==> flow/design.v <==
module reset_delay(iRSTN, iCLK, oRST);
input iRSTN;
input iCLK;
output reg oRST;
reg [20:0] cont;
always @(posedge iCLK or negedge iRSTN)
  if (!iRSTN) 
  begin
    cont     <= 21'b0;
    oRST     <= 1'b1;
  end
  else if (!cont[20]) 
  begin
    cont <= cont + 21'b1;
    oRST <= 1'b1;
  end
  else
    oRST <= 1'b0;
endmodule
module DE10_LITE_Default(
	input 		          		ADC_CLK_10,
	input 		          		MAX10_CLK1_50,
	input 		          		MAX10_CLK2_50,
	output		    [12:0]		DRAM_ADDR,
	output		    [1:0]		DRAM_BA,
	output		          		DRAM_CAS_N,
	output		          		DRAM_CKE,
	output		          		DRAM_CLK,
	output		          		DRAM_CS_N,
	inout 		    [15:0]		DRAM_DQ,
	output		          		DRAM_LDQM,
	output		          		DRAM_RAS_N,
	output		          		DRAM_UDQM,
	output		          		DRAM_WE_N,
	output		     [7:0]		HEX0,
	output		     [7:0]		HEX1,
	output		     [7:0]		HEX2,
	output		     [7:0]		HEX3,
	output		     [7:0]		HEX4,
	output		     [7:0]		HEX5,
	input 		     [1:0]		KEY,
	output		     [9:0]		LEDR,
	input 		     [9:0]		SW,
	output		     [3:0]		VGA_B,
	output		     [3:0]		VGA_G,
	output		          		VGA_HS,
	output		     [3:0]		VGA_R,
	output		          		VGA_VS,
	output		          		GSENSOR_CS_N,
	input 		     [2:1]		GSENSOR_INT,
	output		          		GSENSOR_SCLK,
	inout 		          		GSENSOR_SDI,
	inout 		          		GSENSOR_SDO,
	inout 		    [15:0]		ARDUINO_IO,
	inout 		          		ARDUINO_RESET_N,
	inout 		    [35:0]		GPIO
);
assign DRAM_ADDR = 13'b0;
assign DRAM_BA = 2'b0;
assign DRAM_CAS_N = 0;
assign DRAM_CKE = 1'b0;
assign DRAM_CLK = 1'b0;
assign DRAM_CS_N = 1'b0;
assign DRAM_LDQM = 1'b0;
assign DRAM_RAS_N = 1'b0;
assign DRAM_UDQM = 1'b0;
assign DRAM_WE_N = 1'b0;
assign VGA_B = 4'b0;
assign VGA_G = 4'b0;
assign VGA_HS = 0;
assign VGA_R = 4'b0;
assign VGA_VS = 1'b0;
assign GSENSOR_CS_N = 1'b0;
assign GSENSOR_SCLK = 1'b0;
assign DRAM_DQ = 16'b0;
assign ARDUINO_IO[15:1] = {15{1'hz}};
assign ARDUINO_RESET_N = 0;
assign GSENSOR_SDI = 1'b0;
assign GSENSOR_SDO = 1'b0;
wire DLY_RST;
wire [23:0]	mSEG7_DIG;
wire resrt_n = KEY[0];
reset_delay	u_reset_delay	(	
	.iRSTN(resrt_n),
	.iCLK(MAX10_CLK1_50),
	.oRST(DLY_RST)
);
SEG7_LUT_6 u0 (
	.oSEG0(HEX0),
	.oSEG1(HEX1),
	.oSEG2(HEX2),
	.oSEG3(HEX3),
	.oSEG4(HEX4),
	.oSEG5(HEX5),
	.iDIG(mSEG7_DIG)
);
wire dir = SW[0];
wire out = SW[1];
wire in = ARDUINO_IO[0];
assign ARDUINO_IO[0] = dir ? out : 1'bz;
assign LEDR = resrt_n
	? {9'b0, in}
	: 10'h3ff
;
wire[3:0] debug;
wire[3:0] usb_debug;
wire[63:0] data;
wire[63:0] own_data;
wire owned;
wire[2:0] usb_state;
wire[7:0] pid;
wire host_dir;
wire[7:0] modifier;
wire[7:0] keycode;
wire[3:0] leds;
wire CLK_48;
wizard pll(
	.clk_in_clk(MAX10_CLK2_50),
	.rst_reset(DLY_RST),
	.clk_out_clk(CLK_48)
);
Usb_proxy usb (
	.host_dm(GPIO[0]),
	.host_dp(GPIO[1]),
	.device_dm(GPIO[2]),
	.device_dp(GPIO[3]),
	.proxy_en(SW[0]),
	.is_fs(SW[1]),
	.clk(CLK_48),
	.rst(DLY_RST),
	.data(data),
	.usb_state(usb_state),
	.pid(pid),
	.host_dir(host_dir),
	.own_data(own_data),
	.owned(SW[2] ? owned : 0),
	.debug(usb_debug)
);
Keyboard_sniffer sniffer (
	.clk(CLK_48),
	.rst(DLY_RST),
	.data(data),
	.usb_state(usb_state),
	.pid(pid),
	.host_dir(host_dir),
	.modifier(modifier),
	.keycode(keycode),
	.leds(leds),
	.own_data(own_data),
	.owned(owned),
	.led_ctrl(SW[3]),
	.debug(debug)
);
assign GPIO[6:4] = usb_state;
assign GPIO[7] = host_dir;
assign GPIO[9:8] = debug[1:0];
assign GPIO[10] = usb_debug[1];
assign GPIO[11] = usb_debug[0];
assign GPIO[35:12] = {24{1'hz}};
assign mSEG7_DIG = resrt_n  
	? {modifier, keycode, leds, 4'b0}
	: {6{4'b1000}}     		
;
endmodule
Reports on reset_delay
Tool output for the design above, in the order of the flow.
Lines are those of the file above, counted from 1.
Operators carry their Yosys type and port widths (W data, S select, Z words).
Library cell names are shortened.
{"block": "setup", "design": "reset_delay", "clk_port": "iCLK", "library": "sky130hd", "lib_corner": "tt_025C_1v80"}

Word-level counts
Source: Yosys, flattened and elaborated, memories not mapped. Widths are those after wreduce. Registers that Yosys merges into a memory's read port (data or address) are not register bits. Print and check cells do not count. Equal cells are merged and count once.
{"block": "bits", "mem_count": 0, "out_inout_bits": 1, "inputBits": 2, "rom_bits": 0, "mem_bits_rw": 0, "latchBits": 0, "register_bits": 22, "clocked_rd_ports_x_width": 0, "word_cells": 6}
{"block": "op_classes", "reduce_and_logical": 0, "logic": 0, "div_mod_pow": 0, "n_addsub": 1, "equal": 0, "compare": 0, "mux": 2, "mul": 0, "shifts": 0}
{"block": "ops", "cell": "$add A21 B1 Y21 const B", "count": 1}
{"block": "ops", "cell": "$mux W21", "count": 1}
{"block": "ops", "cell": "$mux W1", "count": 1}

Logic depth
Depth = most cells in a row (Yosys ltp): at word level without a register or memory, in the mapped netlist without a sequential cell, where the memories' decode and read muxes count.
{"block": "depth", "word_depth": 2, "abc_area": 1, "mapped_depth": 9, "mapped_depth_nobuf": 9}

Netlist
Source: synth_stat.txt of the flow (Yosys; design flattened, memories mapped). It holds for the ABC_AREA given above (unset counts as 0); a run with the other value may have another netlist.
The area totals of this step are shown rounded.
{"block": "types", "cell": "dfrtp_1", "count": 21, "type_area_um2": 525.504}
{"block": "types", "cell": "nand2_1", "count": 36, "type_area_um2": 135.13}
{"block": "types", "cell": "xor2_1", "count": 7, "type_area_um2": 61.309}
{"block": "types", "cell": "inv_1", "count": 16, "type_area_um2": 60.058}
{"block": "types", "cell": "xnor2_1", "count": 6, "type_area_um2": 52.55}
{"block": "types", "cell": "nor2_1", "count": 13, "type_area_um2": 48.797}
{"block": "types", "cell": "nand3_1", "count": 9, "type_area_um2": 45.043}
{"block": "types", "cell": "nor3_1", "count": 6, "type_area_um2": 30.029}
{"block": "types", "cell": "dfstp_2", "count": 1, "type_area_um2": 26.275}
{"block": "types", "cell": "nand4_1", "count": 4, "type_area_um2": 25.024}
{"block": "types", "cell": "nor2_2", "count": 4, "type_area_um2": 25.024}
{"block": "types", "cell": "ha_1", "count": 1, "type_area_um2": 12.512}
{"block": "types", "cell": "nand2_2", "count": 2, "type_area_um2": 12.512}
{"block": "types", "cell": "buf_6", "count": 1, "type_area_um2": 11.261}
{"block": "types", "cell": "nor2_4", "count": 1, "type_area_um2": 11.261}
{"block": "types", "cell": "nand3_2", "count": 1, "type_area_um2": 10.01}
{"block": "types", "cell": "nor3_2", "count": 1, "type_area_um2": 10.01}
{"block": "types", "cell": "buf_4", "count": 1, "type_area_um2": 7.507}
Other cell types: 2; their cells: 2.
{"block": "mapped", "n_buf": 2, "mapped_area_um2": 1120, "mapped_cells": 133, "ffs": 22, "seq_area_um2": 552}

Timing after synthesis
Path of least setup slack by OpenSTA after synthesis, without wires, with an ideal clock, recovery checks aside; 20% of the period is set as input and as output delay. Where synthesis merged equal registers, the netlist keeps one of their names.
{"block": "synth_path", "path_kind": "register to register", "from": "reg cont[0]", "to": "reg cont[14]", "path_stages": 8, "arrival_ps": 1115, "path_buffers": 0, "path_delay_ps": 1238, "t_required_ps": 1727, "clock_period_ps": 1850, "t_first_pin_ps": 0, "path_slack_ps": 612, "setup_ps": 123, "period_less_setup_slack_ps": 1238}
"path_delay_ps" is the arrival time less input delay plus setup time.
"path_stages" counts driving pins, that of a launching flip-flop among them; a cell with two outputs on the path counts twice.
"period_less_setup_slack_ps" = period - worst setup slack (recovery checks aside). The figure is calculated, with input and output delays left at 20% of the set period.
Between the ends stands the longest chain of elaborated cells between them, by number of cells; it is not shown to be the way that was timed. Of several equally long chains one is given.
Each line given opens the expression or statement behind the cell; cells for indexed reads and writes are added by Yosys, which also makes memories of some case tables.
{"block": "synth_between", "path_cell_list": "dfrtp_1 ha_1 inv_1 nor2_2 nand2_2 nor2_4 nand2_1 xor2_1", "elab_chain_cells": 1, "cells_between": 1, "cone_lines": 1, "cone_classes": "add/sub: 1"}
{"block": "synth_rtl", "item": "start, declared", "line": 5, "text": "reg [20:0] cont;"}
{"block": "synth_rtl", "item": "start, assigned", "line": 9, "text": "cont     <= 21'b0;"}
{"block": "synth_rtl", "item": "start, assigned", "line": 14, "text": "cont <= cont + 21'b1;"}
{"block": "synth_rtl", "item": "$add A21 B1 Y21", "line": 14}
{"block": "synth_rtl", "item": "end, assigned", "line": 9}
{"block": "synth_rtl", "item": "end, assigned", "line": 14}
{"block": "synth_rtl", "item": "end, declared", "line": 5}

Timing after layout
Path of least setup slack in the final report of run 1 (OpenROAD, finished layout, wires in). Where an end is a register, its clock arrival counts in the times.
The path's times are printed in steps of 10 ps; the period is the one set.
{"block": "layout_path", "path_kind": "register to output", "from": "reg oRST", "to": "out oRST", "path_stages": 2, "t_required_ps": 1780, "out_delay_ps": 450, "clock_period_ps": 2230, "t_first_pin_ps": 260, "path_slack_ps": 480, "path_buffers": 1, "arrival_ps": 1300}
At most two assigning lines are given for a register; there are more.
{"block": "layout_between", "path_cell_list": "dfstp_2 clkdlybuf4s50_1", "elab_chain_cells": 0, "cells_between": 0, "cone_lines": 0}
{"block": "layout_rtl", "item": "start, declared", "line": 4, "text": "output reg oRST;"}
{"block": "layout_rtl", "item": "start, assigned", "line": 10, "text": "oRST     <= 1'b1;"}
{"block": "layout_rtl", "item": "start, assigned", "line": 15, "text": "oRST <= 1'b1;"}
{"block": "layout_rtl", "item": "end, declared", "line": 4}

Subject: flow runs of reset_delay

Hi,

Measured data: module reset_delay, platform sky130hd, 2 stored runs of the flow under differing settings, order arbitrary. Input and output delays are each 20% of the period that was set; the output load is 0.01 pF.
"timing.achieved_period_ps" means the clock period less the worst setup slack. The figure is calculated, with input and output delays left at 20% of the set period.
By "worst_path_allowed_less_slack_ps" is meant the share of the clock period that the worst setup path is allowed (20% is reserved at inputs, 20% at outputs), minus its slack. Clock arrival times at its registers enter into it.
By "power_total_uw" is meant OpenSTA's value without simulated activity: inputs other than the clock are taken to toggle once in ten clock periods, and the tool carries that through the logic.
"worst_path_allowed_less_slack_ps" is given in steps of 10 ps.
Results are given in rounded form.

{"run": "run 1", "settings": { "period_ns": 2.23, "CORE_UTILIZATION": 27, "CORE_ASPECT_RATIO": 1.41, "CORE_MARGIN": 6, "TNS_END_PERCENT": 85, "ABC_AREA": 1, "CTS_CLUSTER_SIZE": 71, "CAP_MARGIN": 20, "SLEW_MARGIN": 20 }, "results": { "final_hold_ws_ps": 486, "power_total_uw": 693, "utilization_pct": 31.4, "tns_ps": 0, "worst_path_allowed_less_slack_ps": 1300, "critical_path_type": "register to output", "timing.achieved_period_ps": 1749, "worst_setup_slack_ps": 481, "synth_area_um2": 1120, "final_stdcell_area_um2": 1240, "design.die.area_um2": 5870 }}
{"run": "run 2", "settings": { "period_ns": 0.94, "CORE_UTILIZATION": 71, "SETUP_SLACK_MARGIN": 0.09, "PLACE_DENSITY": 0.83, "CORE_ASPECT_RATIO": 0.53, "TNS_END_PERCENT": 40, "SLEW_MARGIN": 30, "MIN_ROUTING_LAYER": "met2", "MAX_ROUTING_LAYER": "met4", "CAP_MARGIN": 20, "CORE_MARGIN": 2 }, "outcome": "no results, floorplanning failed with PDN-0185"}

Regards
