==> flow/design.v <==
module Keyboard_sniffer(
	input clk, rst,
	input [63:0] data,
	input[2:0] usb_state,
	input[7:0] pid,
	input host_dir,
	output[7:0] modifier,
	output[7:0] keycode,
	output reg[3:0] leds,
	output owned,
	output [63:0] own_data,
	input led_ctrl,
	output[3:0] debug
);
wire[63:0] led_on = {25'b0100000001110101001010100, 39'b0};
wire[63:0] led_off = {25'b0010000000110101010101010, 39'b0};
assign own_data = led_ctrl ? led_on : led_off;
reg[63:0] keyboard_data;
reg[7:0] prev_pid;
assign modifier = keyboard_data[7:0];
assign keycode =  keyboard_data[23:16];
reg led_data;
reg caps_num_pressed;
assign owned = led_data && caps_num_pressed;
always@ (posedge clk) begin
	if(rst) begin
		led_data <= 0;
		leds <= 0;
		caps_num_pressed <= 0;
	end else begin
		if(usb_state == 4) begin
			prev_pid <= pid;
			if(pid == DATA0 || pid == DATA1) begin
				if(led_data) leds <= data[3:0];
				else if(prev_pid == IN_Token) begin
					keyboard_data <= data;
					if(data[23:16] == 8'h39 || data[23:16] == 8'h53) caps_num_pressed <= 1;
					else caps_num_pressed <= 0;
				end
			end
			if(pid == OUT_Token && data[10:7] == 4'b0) led_data <= 1;
			else led_data <= 0;
		end
	end
end
assign debug[0] = owned;
assign debug[1] = caps_num_pressed;
assign debug[2] = (prev_pid == IN_Token);
assign debug[3] = 1'b0;
endmodule
**Reports on Keyboard_sniffer**

What the tools print for Keyboard_sniffer, step after step.
Lines are those of the file above, counted from 1.
Cell names lack the library's common part.
The mark -- stands for no value.

- Top module: Keyboard_sniffer
- Clock: clk
- Standard-cell library: sky130hd
- Corner: tt_025C_1v80

**Elaborated design**

Yosys after proc, flatten, opt, wreduce and memory -nomap, before mapping. Enables and synchronous resets that opt folds into registers are not counted as muxes. Memory bits, and registers merged into a memory's read port (data or address), are not among the register bits. Print and check cells are not counted. Equal cells are merged and count once.

- Register bits: 38
- Input bits: 79
- Cells after elaboration: 26

- Equal/unequal tests: 7
- Muxes and demuxes: 3
- Bitwise logic cells: 2
- Reduce/logical cells: 9

Operators with widths:

| cell | number |
|---|---|
| 63-bit two-way mux | 1 |
| 8-bit by 1-bit equality test with 1-bit output | 4 |
| 8-bit by 6-bit equality test with 1-bit output with constant B | 1 |
| 8-bit by 7-bit equality test with 1-bit output with constant B | 1 |
| 5-bit AND reduction | 1 |
| 4-bit zero test | 1 |
| 4-bit AND reduction | 1 |
| 3-bit equality test with constant B | 1 |
| 3-bit AND reduction | 1 |
| 1-bit logical AND | 2 |
| 1-bit logical OR | 2 |
| 1-bit inverter | 2 |
| 2-bit AND reduction | 1 |
| 1-bit two-way mux | 2 |

**Longest topological paths**

Yosys ltp: most cells in a row. Word level: on the elaborated netlist, between registers, memories and ports. Mapped: between sequential cells and ports; inverters and the memories' decode and read muxes count.

- Word-level depth: 3
- ABC_AREA: 1
- Gate-level depth with buffers: 8
- Gate-level depth less buffers: 8

**Netlist**

Yosys stat after the flow's synthesis: flattened, memories mapped to cells. It holds for the ABC_AREA given above (unset counts as 0); a run with the other value may have another netlist.
Totals and module areas in this step are rounded.

Cell types:

| cell type | number | total area (sq um) |
|---|---|---|
| edfxtp_1 | 23 | 690.662 |
| buf_4 | 66 | 495.475 |
| dfxtp_1 | 6 | 120.115 |
| nand2_1 | 18 | 67.565 |
| a21oi_2 | 5 | 43.792 |
| nor2_1 | 11 | 41.29 |
| inv_1 | 10 | 37.536 |
| nand3_1 | 6 | 30.029 |
| nor3_2 | 2 | 20.019 |
| nand2_2 | 3 | 18.768 |
| nor2_4 | 1 | 11.261 |
| conb_1 | 2 | 7.507 |
| o21bai_1 | 1 | 7.507 |
| nor2_2 | 1 | 6.256 |
| nor4_1 | 1 | 6.256 |
| a21oi_1 | 1 | 5.005 |
| clkbuf_1 | 1 | 3.754 |
| clkinv_1 | 1 | 3.754 |
| inv_2 | 1 | 3.754 |

- Mapped cells: 160
- Synthesis area: 1620 sq um
- Sequential part of the area: 811 sq um
- Flip-flops: 29
- Buffer cells: 67

**Worst setup path after synthesis**

OpenSTA on the mapped netlist: ideal clock, no wires. The path of least setup slack (recovery checks aside). Input and output delay are each 20% of the period. Register names are those of the netlist, which keeps one name where synthesis merged equal registers.

- Kind: in2reg
- From: in pid[2]
- To: reg keyboard_data[0]
- Period: 3.35 ns
- Input delay: 0.670 ns
- Setup time: 0.388 ns
- Launch time at the first pin: 0.670 ns
- Data arrival time: 1.812 ns
- Slack: 1.150 ns
- Path delay: 1.530 ns
- Driving pins on the path: 7
- Path buffers: 0
- Synthesis period reached: 2.2 ns

"path delay" is the arrival time less input delay plus setup time.
"driving pins on the path" counts driving pins, that of a launching flip-flop among them; a cell with two outputs on the path counts twice.
"synthesis period reached" = period - worst setup slack (recovery checks aside). The figure is calculated, with input and output delays left at 20% of the set period.
Between the ends stands the longest chain of elaborated cells between them, by number of cells; it is not shown to be the way that was timed. Of several equally long chains one is given.
Each line given opens the expression or statement behind the cell; cells for indexed reads and writes are added by Yosys, which also makes memories of some case tables.

- Path through: inv_1 > nand2_1 > nor2_1 > nand2_2 > nor2_2 > nand2_1 > nor2_1
- Cells in the longest elaborated chain: 3

RTL lines, path post-synthesis:

| item | RTL line | RTL |
|---|---|---|
| start, declared | 5 | `input[7:0] pid,` |
| 8-bit by 1-bit equality test with 1-bit output | 33 | `if(pid == DATA0 \|\| pid == DATA1) begin` |
| 1-bit logical OR | 33 |  |
| 5-bit AND reduction | -- |  |
| end, assigned | 36 | `keyboard_data <= data;` |

**Worst path after layout**

From the final timing report of flow run 1: the path of least setup slack in the routed layout; clock arrival at registers is part of the times.

- Kind: in2out
- From: in led_ctrl
- To: out own_data[44]
- Period: 2.27 ns
- Input delay: 0.45 ns
- External output delay: 0.45 ns
- Launch time at the first pin: 0.45 ns
- Data arrival time: 1.66 ns
- Slack: 0.16 ns
- Driving pins on the path: 3
- Path buffers: 2

Between the ends stands the longest chain of elaborated cells between them, by number of cells; it is not shown to be the way that was timed. Of several equally long chains one is given.

- Path through: clkdlybuf4s50_1 > inv_1 > clkdlybuf4s50_1
- Cells in the longest elaborated chain: 1

RTL lines, path after layout:

| item | RTL line | RTL |
|---|---|---|
| start, declared | 12 | `input led_ctrl,` |
| 63-bit two-way mux | 17 | `assign own_data = led_ctrl ? led_on : led_off;` |
| end, declared | 11 | `output [63:0] own_data,` |

## Implementation results

Below are 2 stored runs of the flow (Yosys, OpenROAD; platform sky130hd) on Keyboard_sniffer, each with its settings and what was measured, unordered. Constraints: input delay and output delay 20% of the set period each, output load 0.01 pF.
"achieved period" means the clock period less the worst setup slack. The figure is calculated, with input and output delays left at 20% of the set period.
By "allowed time less slack (worst setup path)" is meant the share of the clock period that the worst setup path is allowed (20% is reserved at inputs, 20% at outputs), minus its slack. Clock arrival times at its registers enter into it.
"total power after layout": no workload was simulated; the value follows from the tool's default switching activity.
Values from the reports are rounded here.

### Flow run 1

==> flow/run.sh <==
#!/bin/bash
# the make line also repeats the synthesis and layout settings of config.mk as NAME=value (left out here)
make -C /OpenROAD-flow-scripts/flow DESIGN_CONFIG=/design/flow/config.mk WORK_HOME=/design/flow/orfs CLKGATE_MAP_FILE= finish
==> flow/config.mk <==
export PLATFORM = sky130hd
export DESIGN_NAME = Keyboard_sniffer
export DESIGN_NICKNAME = Keyboard_sniffer
export VERILOG_FILES = /design/flow/design.v
export SDC_FILE = /design/flow/constraint.sdc
export NUM_CORES = 4
export LEC_CHECK = 0
export ABC_AREA = 1
export CAP_MARGIN = 20
export CORE_MARGIN = 2
export CORE_UTILIZATION = 34
export GPL_ROUTABILITY_DRIVEN = 0
export PLACE_DENSITY_LB_ADDON = 0.12
export SETUP_SLACK_MARGIN = -0.08
export SLEW_MARGIN = 20
==> flow/constraint.sdc <==
create_clock -name core_clock -period 2.27 [get_ports {clk}]
set_input_delay 0.4540 -clock core_clock [delete_from_list [all_inputs] [get_ports {clk}]]
set_output_delay 0.4540 -clock core_clock [all_outputs]
set_load 0.01 [all_outputs]

Results of flow run 1:
- Die outline area: 5330 sq um
- Post-synthesis cell area: 1620 sq um
- Total power after layout: 1.10 mW
- Final design utilization: 0.46
- Worst hold slack: 0.470 ns
- Allowed time less slack (worst setup path): 1.20 ns
- Class of the worst setup path: in2out
- Setup slack of the worst path: 0.160 ns
- Achieved period: 2.110 ns
- Summed negative setup slack: 0.000 ns
- Standard-cell area after routing: 2140 sq um

### Flow run 2

==> flow/run.sh <==
#!/bin/bash
# the make line also repeats the synthesis and layout settings of config.mk as NAME=value (left out here)
make -C /OpenROAD-flow-scripts/flow DESIGN_CONFIG=/design/flow/config.mk WORK_HOME=/design/flow/orfs CLKGATE_MAP_FILE= finish
==> flow/config.mk <==
export PLATFORM = sky130hd
export DESIGN_NAME = Keyboard_sniffer
export DESIGN_NICKNAME = Keyboard_sniffer
export VERILOG_FILES = /design/flow/design.v
export SDC_FILE = /design/flow/constraint.sdc
export NUM_CORES = 4
export LEC_CHECK = 0
export CAP_MARGIN = 20
export CELL_PAD_IN_SITES_DETAIL_PLACEMENT = 0
export CORE_ASPECT_RATIO = 1.93
export CORE_MARGIN = 9
export CORE_UTILIZATION = 51
export MAX_ROUTING_LAYER = met4
export PLACE_DENSITY_LB_ADDON = 0.12
export SLEW_MARGIN = 20
==> flow/constraint.sdc <==
create_clock -name core_clock -period 3.73 [get_ports {clk}]
set_input_delay 0.7460 -clock core_clock [delete_from_list [all_inputs] [get_ports {clk}]]
set_output_delay 0.7460 -clock core_clock [all_outputs]
set_load 0.01 [all_outputs]

Results of flow run 2:
- Die outline area: 5480 sq um
- Post-synthesis cell area: 1560 sq um
- Total power after layout: 0.719 mW
- Final design utilization: 0.708
- Worst hold slack: 0.495 ns
- Allowed time less slack (worst setup path): 1.22 ns
- Class of the worst setup path: in2out
- Setup slack of the worst path: 1.02 ns
- Achieved period: 2.710 ns
- Summed negative setup slack: 0.000 ns
- Standard-cell area after routing: 2060 sq um
